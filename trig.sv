==> flow/design.v <==
module trig(input logic [7:0]scopeIn,trigLevel,
				input logic [5:0]timeScale,
				input logic clk,reset,
				output logic [7:0]scopeOut);
logic [7:0]scopeInTenX;
assign scopeInTenX = scopeIn;
logic [31:0] writeCount;
logic [31:0] timeScaleCount;
always_comb
begin
	case(timeScale)
			6'b000001 : timeScaleCount = 32'd100000;
			6'b000010 : timeScaleCount = 32'd10000;
			6'b000100 : timeScaleCount = 32'd1000;
			6'b001000 : timeScaleCount = 32'd100;
			6'b010000 : timeScaleCount = 32'd25;
			6'b100000 : timeScaleCount = 32'd15;
			default : timeScaleCount = 32'd200;
	endcase
end
always_ff@(posedge clk, posedge reset) begin
	if(reset) begin
		scopeOut = 0;
		writeCount <= 32'b0;
	end
	else begin
		if((scopeInTenX >= trigLevel)&&(writeCount==32'b0)) begin
			scopeOut <= scopeInTenX;
			writeCount <= writeCount + 1;
		end
		else if((writeCount != 32'd0)&& (writeCount < timeScaleCount)) begin
		writeCount <= writeCount + 1;
		scopeOut <= scopeInTenX;
		end
		else begin
			writeCount <= 0;
			scopeOut <= 0;
		end
	end
end
endmodule 
Reports on trig
The steps from the RTL of trig to its reports follow in flow order.
Line numbers count from 1 in the design file above.
Operators carry their Yosys type and port widths (W data, S select, Z words).
Library cell names are shortened.
{ "inputs": {"top_module": "trig", "clock": "clk", "lib": "sky130hd", "pvt_corner": "tt_025C_1v80"} }

After elaboration
Counts by Yosys on the flattened word-level netlist (proc, flatten, opt, wreduce; memories kept). Register bits leave out memories and registers merged into their read ports (data or address); mux counts leave out enables and synchronous resets folded into registers. Print and check cells are left out. Cells with the same type and inputs are merged into one.
{ "word_totals": {"wordCells": 20, "reg_bits": 40, "input_bits": 24, "out_inout_bits": 8} }
{ "classes": {"muxes": 5, "addsub": 1, "n_eq": 6, "n_reduce_logical": 4, "n_cmp": 2} }
{ "ops": {"columns": ["operator", "count"], "rows": [
  ["$pmux W17 S6", 1],
  ["$mux W32", 2],
  ["$add A32 B1 Y32 const B", 1],
  ["$lt A32 B32 Y1", 1],
  ["$logic_not A32 Y1", 1],
  ["$reduce_bool A32 Y1", 1],
  ["$mux W8", 2],
  ["$ge A8 B8 Y1", 1],
  ["$eq A6 B1 Y1 const B", 1],
  ["$eq A6 B2 Y1 const B", 1],
  ["$eq A6 B3 Y1 const B", 1],
  ["$eq A6 B4 Y1 const B", 1],
  ["$eq A6 B5 Y1 const B", 1],
  ["$eq A6 B6 Y1 const B", 1],
  ["$logic_and A1 B1 Y1", 2]
]} }

Logic depth
Yosys ltp: most cells in a row. Word level: on the elaborated netlist, between registers, memories and ports. Mapped: between sequential cells and ports; inverters and the memories' decode and read muxes count.
{ "depth": {"ltp_word": 6, "ABC_AREA": 0, "ltp_mapped": 12, "mapped_depth_nobuf": 10} }

Mapped cells and area
The flow's flattened synthesis, as Yosys stat reports it; memories are mapped. The netlist is that of the ABC_AREA named above (0 if unset); the other value can give another one.
The area totals of this step are shown rounded.
{ "types": {"columns": ["cell_type", "count", "area_total_um2"], "rows": [
  ["dfrtp_1", 40, 1000.96],
  ["ha_1", 23, 287.776],
  ["xor2_1", 14, 122.618],
  ["nor3_1", 23, 115.11],
  ["xnor2_1", 9, 78.826],
  ["nand3_1", 14, 70.067],
  ["inv_1", 14, 52.55],
  ["nor4b_1", 6, 52.55],
  ["nor4_2", 4, 50.048],
  ["o21ai_0", 10, 50.048],
  ["nor2_1", 12, 45.043],
  ["nand2_1", 11, 41.29],
  ["nand4_1", 5, 31.28],
  ["nor4_1", 5, 31.28],
  ["a21o_1", 4, 30.029],
  ["nor4b_2", 2, 30.029],
  ["clkbuf_1", 7, 26.275],
  ["a21oi_1", 5, 25.024]
]} }
Other cell types: 21; their cells: 29.
{ "synth_totals": {"yosys_area_um2": 2370, "mapped_cells": 237, "ff_cells": 40} }

Timing after synthesis
OpenSTA on the mapped netlist: ideal clock, no wires. The path of least setup slack (recovery checks aside). Input and output delay are each 20% of the period. Register names are those of the netlist, which keeps one name where synthesis merged equal registers.
{ "synth_timing": {"path_type": "input to register", "startpoint": "in timeScale[5]", "endpoint": "reg writeCount[10]", "required_ns": 2.656, "n_path_buf": 2, "launch_ns": 0.558, "period_ns": 2.79, "stages": 12, "arrival_time_ns": 2.620, "path_delay_ns": 2.196, "setup_slack_ns": 0.035, "synth_period_reached_ns": 2.755} }
"path_delay_ns" is the arrival time less input delay plus setup time.
"stages" counts driving pins, that of a launching flip-flop among them; a cell with two outputs on the path counts twice.
"synth_period_reached_ns" is the clock period less the worst setup slack; recovery checks do not enter. This is arithmetic on one report: input and output delays are still those of the set period (20% each).
The rows between start and end are the longest chain of elaborated cells between them; the timing report does not say that the signal goes this way. Where chains are equally long, one stands for them.
Each line given opens the expression or statement behind the cell; cells for indexed reads and writes are added by Yosys, which also makes memories of some case tables.
A register here has more assigning lines than the two given.
{ "synth_via": {"cell_sequence": "clkbuf_1 -> nor3_1 -> nand3_1 -> and2_1 -> ha_1 -> nand2_1 -> nor2_1 -> nand3_1 -> a21o_1 -> a31oi_2 -> buf_2 -> nor3_1", "elab_chain_len": 6} }
{ "synth_rtl": {"columns": ["element", "line", "text"], "rows": [
  ["start: declaration", 2, "input logic [5:0]timeScale,"],
  ["$eq A6 B6 Y1", 11, "case(timeScale)"],
  ["$pmux W17 S6", 11, null],
  ["$lt A32 B32 Y1", 31, "else if((writeCount != 32'd0)&& (writeCount < timeScaleCount)) begin"],
  ["$logic_and A1 B1 Y1", 31, null],
  ["$mux W32", 31, null],
  ["$mux W32", 27, "if((scopeInTenX >= trigLevel)&&(writeCount==32'b0)) begin"],
  ["end: assignment", 29, "writeCount <= writeCount + 1;"],
  ["end: assignment", 32, "writeCount <= writeCount + 1;"],
  ["end: declaration", 7, "logic [31:0] writeCount;"]
]} }

Path in the finished layout
Path of least setup slack in the final report of run 1 (OpenROAD, finished layout, wires in). Where an end is a register, its clock arrival counts in the times.
{ "layout_timing": {"path_type": "input to register", "startpoint": "in timeScale[4]", "endpoint": "reg writeCount[12]", "period_ns": 2.07, "n_path_buf": 4, "required_ns": 2.24, "launch_ns": 0.41, "stages": 14, "arrival_time_ns": 2.54, "setup_slack_ns": -0.30} }
The rows between start and end are the longest chain of elaborated cells between them; the timing report does not say that the signal goes this way. Where chains are equally long, one stands for them.
A register here has more assigning lines than the two given.
{ "layout_via": {"cell_sequence": "buf_6 -> buf_8 -> xor2_2 -> o21ai_1 -> o21ai_1 -> and2_4 -> ha_4 -> and3_4 -> o31ai_4 -> a21o_1 -> a31oi_4 -> clkbuf_16 -> buf_6 -> nor3_2", "elab_chain_len": 6} }
{ "layout_rtl": {"columns": ["element", "line", "text"], "rows": [
  ["start: declaration", 2, "input logic [5:0]timeScale,"],
  ["$eq A6 B6 Y1", 11, "case(timeScale)"],
  ["$pmux W17 S6", 11, null],
  ["$lt A32 B32 Y1", 31, "else if((writeCount != 32'd0)&& (writeCount < timeScaleCount)) begin"],
  ["$logic_and A1 B1 Y1", 31, null],
  ["$mux W32", 31, null],
  ["$mux W32", 27, "if((scopeInTenX >= trigLevel)&&(writeCount==32'b0)) begin"],
  ["end: assignment", 29, "writeCount <= writeCount + 1;"],
  ["end: assignment", 32, "writeCount <= writeCount + 1;"],
  ["end: declaration", 7, "logic [31:0] writeCount;"]
]} }

Hand-over note for trig

Record of 2 stored runs of the RTL-to-layout flow on trig, platform sky130hd. The runs are unordered. Constraints: input delay and output delay 20% of the set period each, output load 0.01 pF.
"reached clock period" means the clock period less the worst setup slack. The figure is calculated, with input and output delays left at 20% of the set period.
"worst setup path time" = time allowed to the worst setup path (clock period - input delay - output delay, where it has them) - its slack; a late launch clock adds to it, a late capture clock takes from it.
"overall power": no workload was simulated; the value follows from the tool's default switching activity.
Values from the reports are rounded here.

==> run 1: settings <==
{ "period_ns": 2.07, "CAP_MARGIN": 20, "CORE_MARGIN": 2, "CORE_UTILIZATION": 40, "SLEW_MARGIN": 20 }
==> run 1: results <==
total die area: 6550 um^2
reached clock period: 2.368 ns
total negative setup slack: -5.97 ns
utilization: 62.2 %
chip area after synthesis (Yosys): 2370 um^2
overall power: 1.70 mW
standard-cell area after layout: 3620 um^2
worst setup slack after layout: -0.298 ns
worst setup path time: 1.95 ns
worst setup path kind: input to register

==> run 2: settings <==
{ "period_ns": 2.77, "CORE_UTILIZATION": 30, "PLACE_DENSITY": 0.65, "CORE_ASPECT_RATIO": 1.11, "CELL_PAD_IN_SITES_GLOBAL_PLACEMENT": 3, "CELL_PAD_IN_SITES_DETAIL_PLACEMENT": 1, "TNS_END_PERCENT": 25, "CTS_CLUSTER_SIZE": 56, "CAP_MARGIN": 10, "SLEW_MARGIN": 20, "MIN_ROUTING_LAYER": "met1", "MAX_ROUTING_LAYER": "met5", "CORE_MARGIN": 2 }
==> run 2: results <==
total die area: 8620 um^2
reached clock period: 2.651 ns
total negative setup slack: 0.000 ns
utilization: 46.1 %
chip area after synthesis (Yosys): 2370 um^2
overall power: 1.29 mW
standard-cell area after layout: 3570 um^2
worst setup slack after layout: 0.119 ns
worst setup path time: 2.10 ns
worst setup path kind: input to register

End of note.
