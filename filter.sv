==> flow/design.v <==
module filter(input logic clk, reset, 
				  input logic [7:0]signalIn,
				  input logic [1:0]filterChoice,
				  output logic [7:0]signalOut);
logic [7:0]signalLowFilt;
logic [7:0]signalHighFilt; 
always_comb
begin
	case(filterChoice)
			2'b00 : signalOut = signalIn;
			2'b10 : signalOut = signalLowFilt;
			2'b01 : signalOut = signalHighFilt;
			default : signalOut = signalIn;
	endcase
end
logic [63:0]alphaL;
assign alphaL = 0.1;  
logic [7:0]signalLowFiltPrevious;
always_ff@(posedge clk, posedge reset) begin
		if(reset) signalLowFilt <= 0;
		else	begin
			signalLowFilt <= signalLowFiltPrevious+(alphaL*(signalIn-signalLowFiltPrevious));
			signalLowFiltPrevious <= signalLowFilt;
		end
	end
logic [63:0]alphaH;
assign alphaH =	0.9;  
logic [7:0]signalHighFiltPrevious;
logic [7:0]signalInPrevious;
always_ff@(posedge clk, posedge reset) begin
		if(reset) begin
			signalHighFilt <= 0;
			signalInPrevious <= 0;
		end
		else begin
			signalHighFilt <= alphaH*(signalHighFiltPrevious+signalIn-signalInPrevious);
			signalInPrevious <= signalIn;
			signalHighFiltPrevious <= signalHighFilt;
		end
end
endmodule 
# Reports on filter
# The steps from the RTL of filter to its reports follow in flow order.
# Lines are those of the file above, counted from 1.
# Operators carry their Yosys type and port widths (W data, S select, Z words).
inputs:
  top_module: "filter"
  clock_port: "clk"
  lib: "sky130hd"
  pvt_corner: "tt_025C_1v80"

# Word level
# Counts by Yosys on the flattened word-level netlist (proc, flatten, opt, wreduce; memories kept). Register bits leave out memories and registers merged into their read ports (data or address); mux counts leave out enables and synchronous resets folded into registers. Print and check cells are left out. Cells with the same type and inputs are merged into one.
word_totals:
  wordCells: 10
  reg_bits: 40
  output_inout_bits: 8
  in_bits: 12
classes:
  eq_ne: 2
  muxes: 1
  add_sub_neg: 2
op_table:
  columns: ["operator", "n"]
  rows:
  - ["$pmux W8 S2", 1]
  - ["$add A8 B8 Y8", 1]
  - ["$sub A8 B8 Y8", 1]
  - ["$eq A2 B1 Y1 const B", 1]
  - ["$eq A2 B2 Y1 const B", 1]

# Longest topological paths
# Longest topological path by Yosys (ltp), each cell counted once; first at word level (registers and memories cut), then after technology mapping (sequential cells cut; the memories' decode and read muxes count).
depth:
  word_depth: 2
  abc_area: 0
  ltp_mapped: 9
  depth_no_buf: 9

# Mapped cells and area
# Yosys stat after the flow's synthesis: flattened, memories mapped to cells. It holds for the ABC_AREA given above (unset counts as 0); a run with the other value may have another netlist.
# The area totals of this step are shown rounded.
types:
  columns: ["cell", "n"]
  rows:
  - ["sky130_fd_sc_hd__dfrtp_1", 24]
  - ["sky130_fd_sc_hd__edfxtp_1", 16]
  - ["sky130_fd_sc_hd__fa_1", 7]
  - ["sky130_fd_sc_hd__ha_1", 10]
  - ["sky130_fd_sc_hd__inv_1", 30]
  - ["sky130_fd_sc_hd__xnor2_1", 7]
  - ["sky130_fd_sc_hd__a221oi_1", 6]
  - ["sky130_fd_sc_hd__a21oi_1", 9]
  - ["sky130_fd_sc_hd__nand2_1", 5]
  - ["sky130_fd_sc_hd__a21oi_2", 2]
  - ["sky130_fd_sc_hd__xor2_1", 2]
  - ["sky130_fd_sc_hd__a22oi_1", 2]
  - ["sky130_fd_sc_hd__o21ai_1", 3]
  - ["sky130_fd_sc_hd__o211ai_2", 1]
  - ["sky130_fd_sc_hd__o31ai_2", 1]
  - ["sky130_fd_sc_hd__a21o_1", 1]
  - ["sky130_fd_sc_hd__clkbuf_1", 2]
  - ["sky130_fd_sc_hd__o21a_1", 1]
# Not listed: further types 3, cells in them 3.
synth_totals:
  mapped_cells: 132
  area_um2: 1800
  sequential_area_um2: 1100
  flip_flops: 40

# Worst setup path after synthesis
# OpenSTA on the mapped netlist: ideal clock, no wires. The path of least setup slack (recovery checks aside). Input and output delay are each 20% of the period. Register names are those of the netlist, which keeps one name where synthesis merged equal registers.
synth_timing:
  path_kind: "input to register"
  start: "input signalIn[1]"
  end: "register signalHighFilt[6]"
  setup_time_ns: 0.080
  stages: 8
  n_path_buf: 0
  in_delay_ns: 0.832
  path_delay_ns: 1.709
  arrival_ns: 2.461
  clock_period_ns: 4.16
  setup_slack_ns: 1.619
  period_less_setup_slack_ns: 2.541
# "path_delay_ns" = arrival - input delay + setup time.
# "stages": output pins that drive a net of the path, with the launching flip-flop's if there is one; two outputs of one cell count as two.
# "period_less_setup_slack_ns" = period - worst setup slack (recovery checks aside). The figure is calculated, with input and output delays left at 20% of the set period.
# The rows between start and end are the longest chain of elaborated cells between them; the timing report does not say that the signal goes this way. Where chains are equally long, one stands for them.
# Each line given opens the expression or statement behind the cell; cells for indexed reads and writes are added by Yosys, which also makes memories of some case tables.
synth_between:
  cell_sequence: "sky130_fd_sc_hd__inv_1 sky130_fd_sc_hd__fa_1 sky130_fd_sc_hd__inv_1 sky130_fd_sc_hd__fa_1 sky130_fd_sc_hd__a21oi_2 sky130_fd_sc_hd__o211ai_2 sky130_fd_sc_hd__a21oi_1 sky130_fd_sc_hd__xnor2_1"
  elab_chain_len: 2
  cells_between: 2
  cone_classes: "add/sub: 2"
synth_rtl:
  columns: ["item", "line_no", "text"]
  rows:
  - ["start: declaration", 2, "input logic [7:0]signalIn,"]
  - ["$add A8 B8 Y8", 36, "signalHighFilt <= alphaH*(signalHighFiltPrevious+signalIn-signalInPrevious);"]
  - ["$sub A8 B8 Y8", 36, null]
  - ["end: assignment", 32, "signalHighFilt <= 0;"]
  - ["end: assignment", 36, null]
  - ["end: declaration", 6, "logic [7:0]signalHighFilt;"]

# Path in the finished layout
# From the final timing report of record 1: the path of least setup slack in the routed layout; clock arrival at registers is part of the times.
layout_timing:
  path_kind: "register to register"
  start: "register signalHighFiltPrevious[1]"
  end: "register signalHighFilt[5]"
  arrival_ns: 2.11
  n_path_buf: 0
  setup_slack_ns: -0.14
  stages: 9
  setup_time_ns: 0.11
  clock_period_ns: 1.79
# The rows between start and end are the longest chain of elaborated cells between them; the timing report does not say that the signal goes this way. Where chains are equally long, one stands for them.
layout_between:
  cell_sequence: "sky130_fd_sc_hd__edfxtp_1 sky130_fd_sc_hd__inv_2 sky130_fd_sc_hd__fa_1 sky130_fd_sc_hd__inv_2 sky130_fd_sc_hd__ha_4 sky130_fd_sc_hd__a21o_1 sky130_fd_sc_hd__a21oi_4 sky130_fd_sc_hd__o21ai_2 sky130_fd_sc_hd__xor2_1"
  elab_chain_len: 2
  cells_between: 2
  cone_classes: "add/sub: 2"
layout_rtl:
  columns: ["item", "line_no", "text"]
  rows:
  - ["start: declaration", 28, "logic [7:0]signalHighFiltPrevious;"]
  - ["start: assignment", 38, "signalHighFiltPrevious <= signalHighFilt;"]
  - ["$add A8 B8 Y8", 36, "signalHighFilt <= alphaH*(signalHighFiltPrevious+signalIn-signalInPrevious);"]
  - ["$sub A8 B8 Y8", 36, null]
  - ["end: assignment", 32, "signalHighFilt <= 0;"]
  - ["end: assignment", 36, null]
  - ["end: declaration", 6, "logic [7:0]signalHighFilt;"]

# Measured results for filter: 2 stored runs of the Yosys and OpenROAD flow on sky130hd. The settings differ; the order carries no meaning. The constraints put input and output delay at 20% of the set period each and load the outputs with 0.01 pF.
# By "period_less_ws_ns" is meant the clock period of the run minus its worst setup slack. This is arithmetic on one report: input and output delays are still those of the set period (20% each).
# "worstPathTime_ns" is the time allowed to the run's worst setup path (the clock period less input and output delay, where it has them) less its slack. Clock arrival times count: a late capture clock shortens it, a late launch clock lengthens it.
# "totalPower_mw": no workload was simulated; the value follows from the tool's default switching activity.
# Measured values are rounded.
runs:
  - name: "record 1"
    settings:
      period_ns: 1.79
      CORE_UTILIZATION: 22
      SETUP_SLACK_MARGIN: 0.53
      PLACE_DENSITY: 0.64
      CORE_MARGIN: 7
      CELL_PAD_IN_SITES_DETAIL_PLACEMENT: 0
      CTS_CLUSTER_SIZE: 73
      MIN_ROUTING_LAYER: "met1"
      CAP_MARGIN: 20
      SLEW_MARGIN: 20
    results:
      post_synth_area_um2: 1800
      die_footprint_um2: 11000
      finish.stdcell_area_um2: 2800
      layout_utilization_pct: 37
      timing.setup.ws_ns: -0.14
      total_negative_slack_ns: -0.66
      hold_worst_slack_ns: 0.24
      totalPower_mw: 3.5
      period_less_ws_ns: 1.932
      worstPathTime_ns: 1.93
      worst_setup_path_type: "register to register"
  - name: "record 2"
    settings:
      period_ns: 3.69
      CORE_UTILIZATION: 62
      PLACE_DENSITY_LB_ADDON: 0.23
      CORE_MARGIN: 9
      TNS_END_PERCENT: 15
      GPL_TIMING_DRIVEN: 0
      GPL_ROUTABILITY_DRIVEN: 0
      CTS_CLUSTER_SIZE: 18
      CTS_CLUSTER_DIAMETER: 171
      CAP_MARGIN: 10
      MIN_ROUTING_LAYER: "met2"
      MAX_ROUTING_LAYER: "met4"
      SLEW_MARGIN: 20
    results:
      post_synth_area_um2: 1800
      die_footprint_um2: 5100
      finish.stdcell_area_um2: 2000
      layout_utilization_pct: 79
      timing.setup.ws_ns: 0.22
      total_negative_slack_ns: 0.000
      hold_worst_slack_ns: 0.36
      totalPower_mw: 1.2
      period_less_ws_ns: 3.474
      worstPathTime_ns: 2.00
      worst_setup_path_type: "input to output"
